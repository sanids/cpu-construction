==> flow/design.v <==
module regfile(data_in,writenum,write,readnum,clk,data_out);
    input [15:0] data_in;
    input [2:0] writenum, readnum;
    input write,clk;
    output [15:0] data_out;
    wire [15:0] R0, R1, R2, R3, R4, R5, R6, R7;
    wire [7:0] write_decout, read_decout, ANDed_out;
    Dec #(3,8) write_dec(writenum,write_decout); 
    ANDed andss(write_decout,write,ANDed_out);
    vDFFE #(16) writeR0(clk,ANDed_out[0],data_in,R0);
    vDFFE #(16) writeR1(clk,ANDed_out[1],data_in,R1);
    vDFFE #(16) writeR2(clk,ANDed_out[2],data_in,R2);
    vDFFE #(16) writeR3(clk,ANDed_out[3],data_in,R3);
    vDFFE #(16) writeR4(clk,ANDed_out[4],data_in,R4);
    vDFFE #(16) writeR5(clk,ANDed_out[5],data_in,R5);
    vDFFE #(16) writeR6(clk,ANDed_out[6],data_in,R6);
	vDFFE #(16) writeR7(clk,ANDed_out[7],data_in,R7);   
	Dec #(3,8) read_dec(readnum,read_decout);
    Mux8 #(16) MuxR(R0, R1, R2, R3, R4, R5, R6, R7, read_decout, data_out);
endmodule
module Dec(a, b);
 parameter n=3 ;
 parameter m=8 ;
 input [n-1:0] a ;
 output [m-1:0] b ;
 wire [m-1:0] b = 1<<a ;
endmodule
module vDFFE(clk,ANDed_out, in, out) ;
	parameter n=1;
	input clk,ANDed_out;
	input [n-1:0] in;
	output reg [n-1:0] out;
	wire [n-1:0] next_out;
	assign next_out = ANDed_out ? in:out;	
	always @(posedge clk)
		out=next_out;
endmodule
module ANDed(in,write,out);
 input [7:0] in;
 input write;
 output [7:0] out;
 assign out[0] = in[0] & write;
 assign out[1] = in[1] & write;
 assign out[2] = in[2] & write;
 assign out[3] = in[3] & write;
 assign out[4] = in[4] & write;
 assign out[5] = in[5] & write;
 assign out[6] = in[6] & write;
 assign out[7] = in[7] & write;
endmodule
module Mux8(R0,R1,R2,R3,R4,R5,R6,R7,load,out);
  	parameter k=1;
	input [k-1:0] R0,R1,R2,R3,R4,R5,R6,R7;
	input [7:0] load;
	output wire [k-1:0] out;
	assign out = 	({k{load[0]}} & R0) |
					({k{load[1]}} & R1) |
					({k{load[2]}} & R2) |
					({k{load[3]}} & R3) |
					({k{load[4]}} & R4) |
					({k{load[5]}} & R5) |
					({k{load[6]}} & R6) |
					({k{load[7]}} & R7);
endmodule
Step by step through the tools: regfile
What the tools print for regfile, step after step.
Line numbers count from 1 in the design file above.
Library cell names are shortened.
{ "design": {"design": "regfile", "clock": "clk", "lib": "sky130hd", "lib_corner": "tt_025C_1v80"} }

Word-level counts
Yosys after proc, flatten, opt, wreduce and memory -nomap, before mapping. Enables and synchronous resets that opt folds into registers are not counted as muxes. Memory bits, and registers merged into a memory's read port (data or address), are not among the register bits. Print and check cells are not counted. Equal cells are merged and count once.
{ "word_totals": {"reg_bits": 128, "in_bits": 24, "output_inout_bits": 16, "word_cells": 33} }
{ "op_classes": {"shift": 2, "logic": 23} }
{ "ops": {"columns": ["cell", "count"], "rows": [
  ["AND 16 bit", 8],
  ["bitwise OR 16 bit", 7],
  ["left shift 2 x 3 -> 8 bit (first input constant)", 2],
  ["AND 1 bit", 8]
]} }

Logic depth
Yosys ltp: most cells in a row. Word level: on the elaborated netlist, between registers, memories and ports. Mapped: between sequential cells and ports; inverters and the memories' decode and read muxes count.
{ "logic_depth": {"word_depth": 9, "abc_area": 0, "depth_mapped": 4, "mapped_depth_nobuf": 2} }

After synthesis
The flow's flattened synthesis, as Yosys stat reports it; memories are mapped. The netlist is that of the ABC_AREA named above (0 if unset); the other value can give another one.
The area totals of this step are shown rounded.
{ "synth_totals": {"cell_count": 198, "area_um2": 4970, "seq_area_um2": 3840, "ff_cells": 128, "buffers": 9} }
{ "by_type": {"columns": ["cell", "count", "area_total_um2"], "rows": [
  ["edfxtp_1", 128, 3.84E+03],
  ["mux4_1", 28, 735.706],
  ["mux2_2", 16, 180.173],
  ["mux4_2", 4, 90.086],
  ["buf_6", 4, 45.043],
  ["nor2_1", 6, 22.522],
  ["nand2b_1", 3, 18.768],
  ["buf_1", 3, 11.261],
  ["nor3_1", 2, 10.01],
  ["nand2_1", 2, 7.507],
  ["clkbuf_2", 1, 5.005],
  ["clkbuf_1", 1, 3.754]
]} }
The figures by module come from a second, unflattened synthesis with its own total; it is not the netlist above.
{ "hier_totals": {"hier_cells": 248, "area_unflattened_um2": 4800} }
Each row is one instance without its submodules.
{ "modules": {"columns": ["module", "instances", "cells", "mod_area_um2", "seq_area_um2"], "rows": [
  ["vDFFE (n=16)", 8, 16, 480, 480],
  ["Mux8 (k=16)", 1, 96, 779, 0.0],
  ["Dec", 2, 8, 65.1, 0.0],
  ["ANDed", 1, 8, 50.0, 0.0],
  ["regfile", 1, 0, 0.0, 0.0]
]} }

Timing after synthesis
Source: OpenSTA report_checks on the synthesized netlist (no wires, ideal clock, input and output delay 20% of the period each), path of least setup slack; recovery checks are left aside. Register names are those of the netlist, which keeps one name where synthesis merged equal registers.
{ "synth_timing": {"path_type": "input -> register", "from": "in writenum[2]", "to": "reg writeR0.out[0]", "period_ps": 2070, "input_delay_ps": 414, "setup_ps": 409, "launch_ps": 414, "arrival_ps": 1728, "required_time_ps": 1661, "setup_slack_ps": -67, "delay_ps": 1723, "driving_pins": 2, "path_buffers": 0, "period_less_setup_slack_ps": 2137} }
"delay_ps" is the arrival time less input delay plus setup time.
"driving_pins" counts driving pins, that of a launching flip-flop among them; a cell with two outputs on the path counts twice.
"period_less_setup_slack_ps" = period - worst setup slack (recovery checks aside). The figure is calculated, with input and output delays left at 20% of the set period.
The rows between start and end are the longest chain of elaborated cells between them; the timing report does not say that the signal goes this way. Where chains are equally long, one stands for them.
A line is the first line of the expression or statement that the cell stems from. Yosys adds cells for indexed reads and writes and turns some case tables into memories.
{ "synth_via": {"cell_sequence": "nand2b_1 nor3_1", "elab_chain_cells": 2, "cells_between": 2, "lines_between": 2, "classes_between": "shift: 1; logic: 1"} }
{ "synth_rtl": {"columns": ["item", "line_no", "text"], "rows": [
  ["from (decl)", 3, "input [2:0] writenum, readnum;"],
  ["left shift 2 x 3 -> 8 bit", 26, "wire [m-1:0] b = 1<<a ;"],
  ["AND 1 bit", 42, "assign out[0] = in[0] & write;"],
  ["to (assign)", 36, "out=next_out;"],
  ["to (decl)", 32, "output reg [n-1:0] out;"]
]} }

Worst path after layout
From the final timing report of stored run 2: the path of least setup slack in the routed layout; clock arrival at registers is part of the times.
The path's times are printed in steps of 10 ps; the period is the one set.
{ "layout_timing": {"path_type": "input -> output", "from": "in readnum[0]", "to": "out data_out[10]", "period_ps": 2640, "input_delay_ps": 530, "out_delay_ps": 530, "launch_ps": 530, "arrival_ps": 1730, "required_time_ps": 2110, "setup_slack_ps": 380, "driving_pins": 5, "path_buffers": 3} }
The rows between start and end are the longest chain of elaborated cells between them; the timing report does not say that the signal goes this way. Where chains are equally long, one stands for them.
{ "layout_via": {"cell_sequence": "buf_12 buf_12 mux4_2 mux2_4 buf_6", "elab_chain_cells": 9, "cells_between": 16, "lines_between": 9, "classes_between": "shift: 1; logic: 15"} }
{ "layout_rtl": {"columns": ["item", "line_no", "text"], "rows": [
  ["from (decl)", 3, "input [2:0] writenum, readnum;"],
  ["left shift 2 x 3 -> 8 bit", 26, "wire [m-1:0] b = 1<<a ;"],
  ["AND 16 bit", 56, "assign out = ({k{load[0]}} & R0) |"],
  ["bitwise OR 16 bit x7", 56, null],
  ["to (decl)", 5, "output [15:0] data_out;"]
]} }

Data sheet: physical implementation of regfile

Stored flow runs of regfile (2 of them; Yosys, OpenROAD, sky130hd). They differ in their settings and are not a sequence. Constraints: input delay and output delay 20% of the set period each, output load 0.01 pF.
"timing.achieved_period_ps" is the run's clock period less its worst setup slack. It is reckoned from that one timing run; input and output delays stay at 20% of the period that was set.
"worst_path_allowed_less_slack_ps" is the time allowed to the run's worst setup path (the clock period less input and output delay, where it has them) less its slack. Clock arrival times count: a late capture clock shortens it, a late launch clock lengthens it.
"final_power_uw": no workload was simulated; the value follows from the tool's default switching activity.
"worst_path_allowed_less_slack_ps" is given in steps of 10 ps.
Values from the reports are rounded here.
[
  {
    "run": "stored run 1",
    "settings": { "period_ns": 2.76, "CORE_UTILIZATION": 62, "PLACE_DENSITY": 0.5, "HOLD_SLACK_MARGIN": 0.26, "CORE_MARGIN": 9, "CELL_PAD_IN_SITES_GLOBAL_PLACEMENT": 2, "CELL_PAD_IN_SITES_DETAIL_PLACEMENT": 1, "ABC_AREA": 0, "GPL_ROUTABILITY_DRIVEN": 0, "CAP_MARGIN": 10, "SLEW_MARGIN": 40, "MAX_ROUTING_LAYER": "met5" },
    "outcome": "not finished: clock tree synthesis ended with error DPL-0033"
  },
  {
    "run": "stored run 2",
    "settings": { "period_ns": 2.64, "SETUP_SLACK_MARGIN": 0.64, "CAP_MARGIN": 20, "CORE_MARGIN": 2, "CORE_UTILIZATION": 40, "SLEW_MARGIN": 20 },
    "results": { "util_pct": 52.8, "final_power_uw": 5070, "final_setup_ws_ps": 379, "setup_tns_ps": 0, "design.die.area_um2": 13300, "fin_hold_ws_ps": 857, "stdcell_area_um2": 6370, "worst_path_allowed_less_slack_ps": 1210, "path_kind": "input -> output", "timing.achieved_period_ps": 2261, "ys_area_um2": 4970 }
  }
]
